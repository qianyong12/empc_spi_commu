==> flow/design.v <==
module Protocol_analysis(
input sck,
input [80:0] datain,
input vld,
input rstn,
output [40:0] payload,
output pvld
);
reg [48:0] payload_r;
reg vld_r;
wire crc_check_result;
wire clr;
always@(posedge sck or negedge rstn)
begin
if(!rstn)
    begin
    payload_r<= 49'b0;
    end
else if(vld)
    begin
    payload_r<= datain[64:16];
    end
end
always@(posedge sck or negedge rstn)
begin
if(!rstn)
    begin
    vld_r<=1'b0;
    end
else if(vld)
    begin
    vld_r<=1'b1;
    end
else if(clr)
    begin
    vld_r<=1'b0;
    end
end
crc_check u_crc_check(
.in(datain[64:8]),
.start(vld),
.clk(sck),
.rstn(rstn),
.out(crc_check_result),
.clr(clr)
);
assign payload= payload_r[40:0];
assign pvld= vld_r&&crc_check_result;
endmodule
module Spi_to_pnb_rev(
sck,
cs,
sdi,
datain,
vld
);
input sck,cs,sdi;
output wire [80:0] datain;
output vld;
reg [80:0] data_r;
always@(posedge sck)
begin
if(cs)
    begin
        data_r<= 81'b0;
    end
else
    begin
        data_r<= {data_r[79:0], sdi};
    end
end
assign vld = (data_r[80:65]==16'h55ab)&&(data_r[7:0]==8'haa);
assign datain = data_r;
endmodule
module Spi_to_pnb_top( 
inter_fpga_comms_cs, 
inter_fpga_comms_sdo,
inter_fpga_comms_sck,
rst_n,
inter_fpga_comms_sdi, 
payload,
pvld
);
input inter_fpga_comms_cs, inter_fpga_comms_sdo, inter_fpga_comms_sck, rst_n;
output inter_fpga_comms_sdi;
output [40:0] payload;
output pvld;
wire [80:0] datain;
wire vld;
wire dataout=1'b0;
wire vldout=1'b0;
Spi_to_pnb_rev u_spi_to_pnb_rev(
    .sck(inter_fpga_comms_sck),
    .cs(inter_fpga_comms_cs),
    .sdi(inter_fpga_comms_sdo),
    .datain(datain),
    .vld(vld)
);
Spi_to_pnb_trans u_spi_to_pnb_trans(
    .sck(inter_fpga_comms_sck),
    .dataout(dataout),
    .vld(vldout),
    .sdo(inter_fpga_comms_sdi)
);
Protocol_analysis u_protocol_analysis(
    .sck(inter_fpga_comms_sck),
    .datain(datain),
    .vld(vld),
    .rstn(rst_n),
    .payload(payload),
    .pvld(pvld)
);
endmodule
module Spi_to_pnb_trans(
sck,
dataout,
vld,
sdo
);
input sck, dataout, vld;
output sdo;
assign sdo = 1'b0;
endmodule
module crc_check(
input [56:0] in,
input start,
input clk,
input rstn,
output reg out,
output reg clr
);
parameter [7:0] poly = 8'b0000_0111;
reg [56:0]din_temp;
reg crc_en;
reg [5:0]crc_cnt;
always@(posedge clk or negedge rstn)
if(~rstn)
        din_temp <= 57'b0;
else if(start)
        din_temp <= in;
else if(crc_en)
begin
        din_temp[56:49] <= din_temp[56]? din_temp[55:48]^poly : din_temp[55:48];
        din_temp[48:0] <= { din_temp[47:0],1'b0};
end
always@(posedge clk or negedge rstn)
if(~rstn)
        crc_en <= 1'b0;
else if(start)
        crc_en <= 1'b1;
else if(crc_cnt == 6'd56)
        crc_en <= 1'b0;
always@(posedge clk or negedge rstn)
if(~rstn)
        crc_cnt <= 6'd0;
else if(start)
        crc_cnt <= 6'd0;
else if(crc_en)
        crc_cnt <= crc_cnt +1'b1;
always@(posedge clk or negedge rstn)
if(~rstn)
        out <= 1'b0;
else if(crc_en && crc_cnt == 6'd56)
        out <= ~din_temp[56];
else
        out <= 1'b0;
always@(posedge clk or negedge rstn)
if(~rstn)
        clr <= 1'b0;
else if(crc_en && crc_cnt == 6'd56)
        clr <= 1'b1;
else
        clr <= 1'b0;
endmodule
==> From RTL to reports: Spi_to_pnb_top <==
The steps from the RTL of Spi_to_pnb_top to its reports follow in flow order.
Line numbers count from 1 in the design file above.
Library cell names are shortened.
{ "setup": {"design": "Spi_to_pnb_top", "clock_port": "inter_fpga_comms_sck", "library": "sky130hd", "corner": "tt_025C_1v80"} }

==> After elaboration <==
Source: Yosys, flattened and elaborated, memories not mapped. Widths are those after wreduce. Registers that Yosys merges into a memory's read port (data or address) are not register bits. Print and check cells do not count. Equal cells are merged and count once.
{ "word_totals": {"regBits": 189, "latchBits": 0, "mem_bits_rw": 0, "mem_bits_ro": 0, "clocked_rd_ports_x_width": 0, "memories": 0, "input_bits": 4, "out_inout_bits": 43, "word_cells": 33} }
{ "classes": {"n_addsub": 1, "multipliers": 0, "div": 0, "cmp": 0, "n_eq": 3, "shifts": 0, "mux": 13, "n_logic": 2, "reduce_and_logical": 6} }
{ "op_table": {"columns": ["op", "n"], "rows": [
  ["two-way mux 49 bit", 2],
  ["== test 16 x 15 -> 1 bit (second input constant)", 1],
  ["two-way mux 8 bit", 2],
  ["two-way mux 6 bit", 2],
  ["== test 8 bit (second input constant)", 1],
  ["nonzero test 2 bit", 3],
  ["adder 6 x 1 -> 6 bit (second input constant)", 1],
  ["== test 6 bit (second input constant)", 1],
  ["two-way mux 1 bit", 6],
  ["logical AND 1 bit", 3],
  ["NOT 3 bit", 1],
  ["two-way mux 3 bit", 1],
  ["NOT 1 bit", 1]
]} }

==> Longest topological paths <==
Yosys ltp: most cells in a row. Word level: on the elaborated netlist, between registers, memories and ports. Mapped: between sequential cells and ports; inverters and the memories' decode and read muxes count.
{ "logic_depth": {"depth_word": 4, "abc_area": 0, "mapped_depth": 7, "depth_no_buf": 5} }

==> Mapped cells and area <==
The flow's flattened synthesis, as Yosys stat reports it; memories are mapped. The netlist is that of the ABC_AREA named above (0 if unset); the other value can give another one.
{ "types": {"columns": ["cell", "n"], "rows": [
  ["dfrtp_1", 108],
  ["dfxtp_1", 81],
  ["mux2i_1", 54],
  ["nor2b_1", 82],
  ["o21ai_0", 91],
  ["nand4_1", 56],
  ["inv_1", 45],
  ["clkbuf_1", 33],
  ["mux2_1", 4],
  ["xnor2_1", 5],
  ["nor2_1", 10],
  ["xor2_1", 3],
  ["clkbuf_2", 5],
  ["ha_1", 2],
  ["buf_4", 3],
  ["nor4_4", 1],
  ["buf_2", 4],
  ["o21ai_1", 4]
]} }
Other cell types: 15; their cells: 21.
{ "mapped": {"mapped_cells": 612, "area_um2": 6899.1, "seq_area_um2": 4324.1, "flip_flops": 189} }
By module: a second synthesis without flattening, with its own total; a netlist apart from the flattened one above.
{ "hier_totals": {"hier_cells": 561, "area_unflattened_um2": 7049.3} }
Rows give one instance, submodules left out.
{ "modules": {"columns": ["module", "instances", "cells", "mod_area_um2"], "rows": [
  ["crc_check", 1, 286, 3011.6],
  ["Spi_to_pnb_rev", 1, 181, 2254.7],
  ["Protocol_analysis", 1, 91, 1767.9],
  ["Spi_to_pnb_trans", 1, 2, 11.3],
  ["Spi_to_pnb_top", 1, 1, 3.8]
]} }

==> Worst setup path after synthesis <==
OpenSTA on the mapped netlist: ideal clock, no wires. The path of least setup slack (recovery checks aside). Input and output delay are each 20% of the period. Register names are those of the netlist, which keeps one name where synthesis merged equal registers.
{ "synth_timing": {"kind": "flip-flop to flip-flop", "start": "register u_spi_to_pnb_rev.data_r[4]", "end": "register u_protocol_analysis.u_crc_check.din_temp[0]", "clock_period_ns": 3.2, "setup_ns": 0.127, "t_first_pin_ns": 0.000, "t_arrival_ns": 2.051, "slack_ns": 1.021, "delay_ns": 2.178, "driving_pins": 7, "period_less_setup_slack_ns": 2.179} }
"delay_ns" = arrival - input delay + setup time.
"driving_pins": output pins that drive a net of the path, with the launching flip-flop's if there is one; two outputs of one cell count as two.
"period_less_setup_slack_ns" is the clock period less the worst setup slack; recovery checks do not enter. This is arithmetic on one report: input and output delays are still those of the set period (20% each).
Between the ends stands the longest chain of elaborated cells between them, by number of cells; it is not shown to be the way that was timed. Of several equally long chains one is given.
Each line given opens the expression or statement behind the cell; cells for indexed reads and writes are added by Yosys, which also makes memories of some case tables.
A register here has more assigning lines than the two given.
{ "synth_between": {"cell_sequence": "dfxtp_1 or4b_1 nor4_4 and3_1 buf_2 buf_6 mux2_1", "elab_chain_cells": 3, "cells_between": 4, "lines_between": 2, "classes_between": "1 x eq/ne; 1 x mux; 2 x reduce/logical"} }
{ "synth_rtl": {"columns": ["item", "line_no", "source"], "rows": [
  ["from (decl)", 60, "reg [80:0] data_r;"],
  ["from (assign)", 65, "data_r<= 81'b0;"],
  ["from (assign)", 69, "data_r<= {data_r[79:0], sdi};"],
  ["== test 8 bit", 72, "assign vld = (data_r[80:65]==16'h55ab)&&(data_r[7:0]==8'haa);"],
  ["logical AND 1 bit", 72, null],
  ["two-way mux 49 bit", 139, "else if(start)"],
  ["to (assign)", 140, "din_temp <= in;"],
  ["to (assign)", 144, "din_temp[48:0] <= { din_temp[47:0],1'b0};"],
  ["to (decl)", 133, "reg [56:0]din_temp;"]
]} }

==> Timing after layout <==
From the final timing report of record 1: the path of least setup slack in the routed layout; clock arrival at registers is part of the times.
{ "layout_timing": {"kind": "flip-flop to flip-flop", "start": "register u_spi_to_pnb_rev.data_r[69]", "end": "register u_protocol_analysis.u_crc_check.din_temp[0]", "clock_period_ns": 2.16, "setup_ns": 0.11, "t_first_pin_ns": 0.42, "t_arrival_ns": 2.26, "slack_ns": 0.22, "driving_pins": 6} }
Between the ends stands the longest chain of elaborated cells between them, by number of cells; it is not shown to be the way that was timed. Of several equally long chains one is given.
A register here has more assigning lines than the two given.
{ "layout_between": {"cell_sequence": "dfxtp_1 or4b_4 nor4_4 and3_4 buf_12 mux2_4", "elab_chain_cells": 3, "cells_between": 4, "lines_between": 2, "classes_between": "1 x eq/ne; 1 x mux; 2 x reduce/logical"} }
{ "layout_rtl": {"columns": ["item", "line_no", "source"], "rows": [
  ["from (decl)", 60, "reg [80:0] data_r;"],
  ["from (assign)", 65, "data_r<= 81'b0;"],
  ["from (assign)", 69, "data_r<= {data_r[79:0], sdi};"],
  ["== test 16 x 15 -> 1 bit", 72, "assign vld = (data_r[80:65]==16'h55ab)&&(data_r[7:0]==8'haa);"],
  ["logical AND 1 bit", 72, null],
  ["two-way mux 49 bit", 139, "else if(start)"],
  ["to (assign)", 140, "din_temp <= in;"],
  ["to (assign)", 144, "din_temp[48:0] <= { din_temp[47:0],1'b0};"],
  ["to (decl)", 133, "reg [56:0]din_temp;"]
]} }

Hand-over note for Spi_to_pnb_top

Top module Spi_to_pnb_top; platform sky130hd; tools Yosys and OpenROAD; 2 stored runs in no particular order. Input and output delays are each 20% of the period that was set; the output load is 0.01 pF.
"achieved_clock_period_ns": clock period set for the run, less the worst setup slack. It is reckoned from that one timing run; input and output delays stay at 20% of the period that was set.
By "critical_path_time_ns" is meant the share of the clock period that the worst setup path is allowed (20% is reserved at inputs, 20% at outputs), minus its slack. Clock arrival times at its registers enter into it.
"power_mw" rests on the timing tool's default activity at the inputs, not on a simulated workload.
[
  {
    "run": "record 1",
    "settings": { "period_ns": 2.16, "CORE_UTILIZATION": 23, "SETUP_SLACK_MARGIN": 0.52, "PLACE_DENSITY_LB_ADDON": 0.2, "HOLD_SLACK_MARGIN": 0.23, "CORE_ASPECT_RATIO": 0.85, "CELL_PAD_IN_SITES_GLOBAL_PLACEMENT": 1, "CELL_PAD_IN_SITES_DETAIL_PLACEMENT": 1, "TNS_END_PERCENT": 35, "CTS_CLUSTER_SIZE": 28, "CTS_CLUSTER_DIAMETER": 124, "CAP_MARGIN": 15, "SLEW_MARGIN": 30, "CORE_MARGIN": 2 },
    "results": { "synthArea_um2": 6899.1, "final_die_area_um2": 31401.9, "finish.stdcell_area_um2": 8747.1, "final_util_frac": 0.296, "setup_worst_slack_ns": 0.219, "setupTns_ns": 0.000, "power_mw": 6.923, "achieved_clock_period_ns": 1.941, "critical_path_time_ns": 1.94, "worst_path_kind": "flip-flop to flip-flop" }
  },
  {
    "run": "record 2",
    "settings": { "period_ns": 1.37, "CORE_UTILIZATION": 16, "PLACE_DENSITY_LB_ADDON": 0.14, "CELL_PAD_IN_SITES_GLOBAL_PLACEMENT": 2, "CELL_PAD_IN_SITES_DETAIL_PLACEMENT": 1, "TNS_END_PERCENT": 35, "CTS_CLUSTER_DIAMETER": 113, "SLEW_MARGIN": 35, "MIN_ROUTING_LAYER": "met2", "CAP_MARGIN": 20, "CORE_MARGIN": 2 },
    "results": { "synthArea_um2": 6899.1, "final_die_area_um2": 44795.7, "finish.stdcell_area_um2": 8784.7, "final_util_frac": 0.205, "setup_worst_slack_ns": -0.593, "setupTns_ns": -53.833, "power_mw": 10.384, "achieved_clock_period_ns": 1.963, "critical_path_time_ns": 1.96, "worst_path_kind": "flip-flop to flip-flop" }
  }
]

End of note.
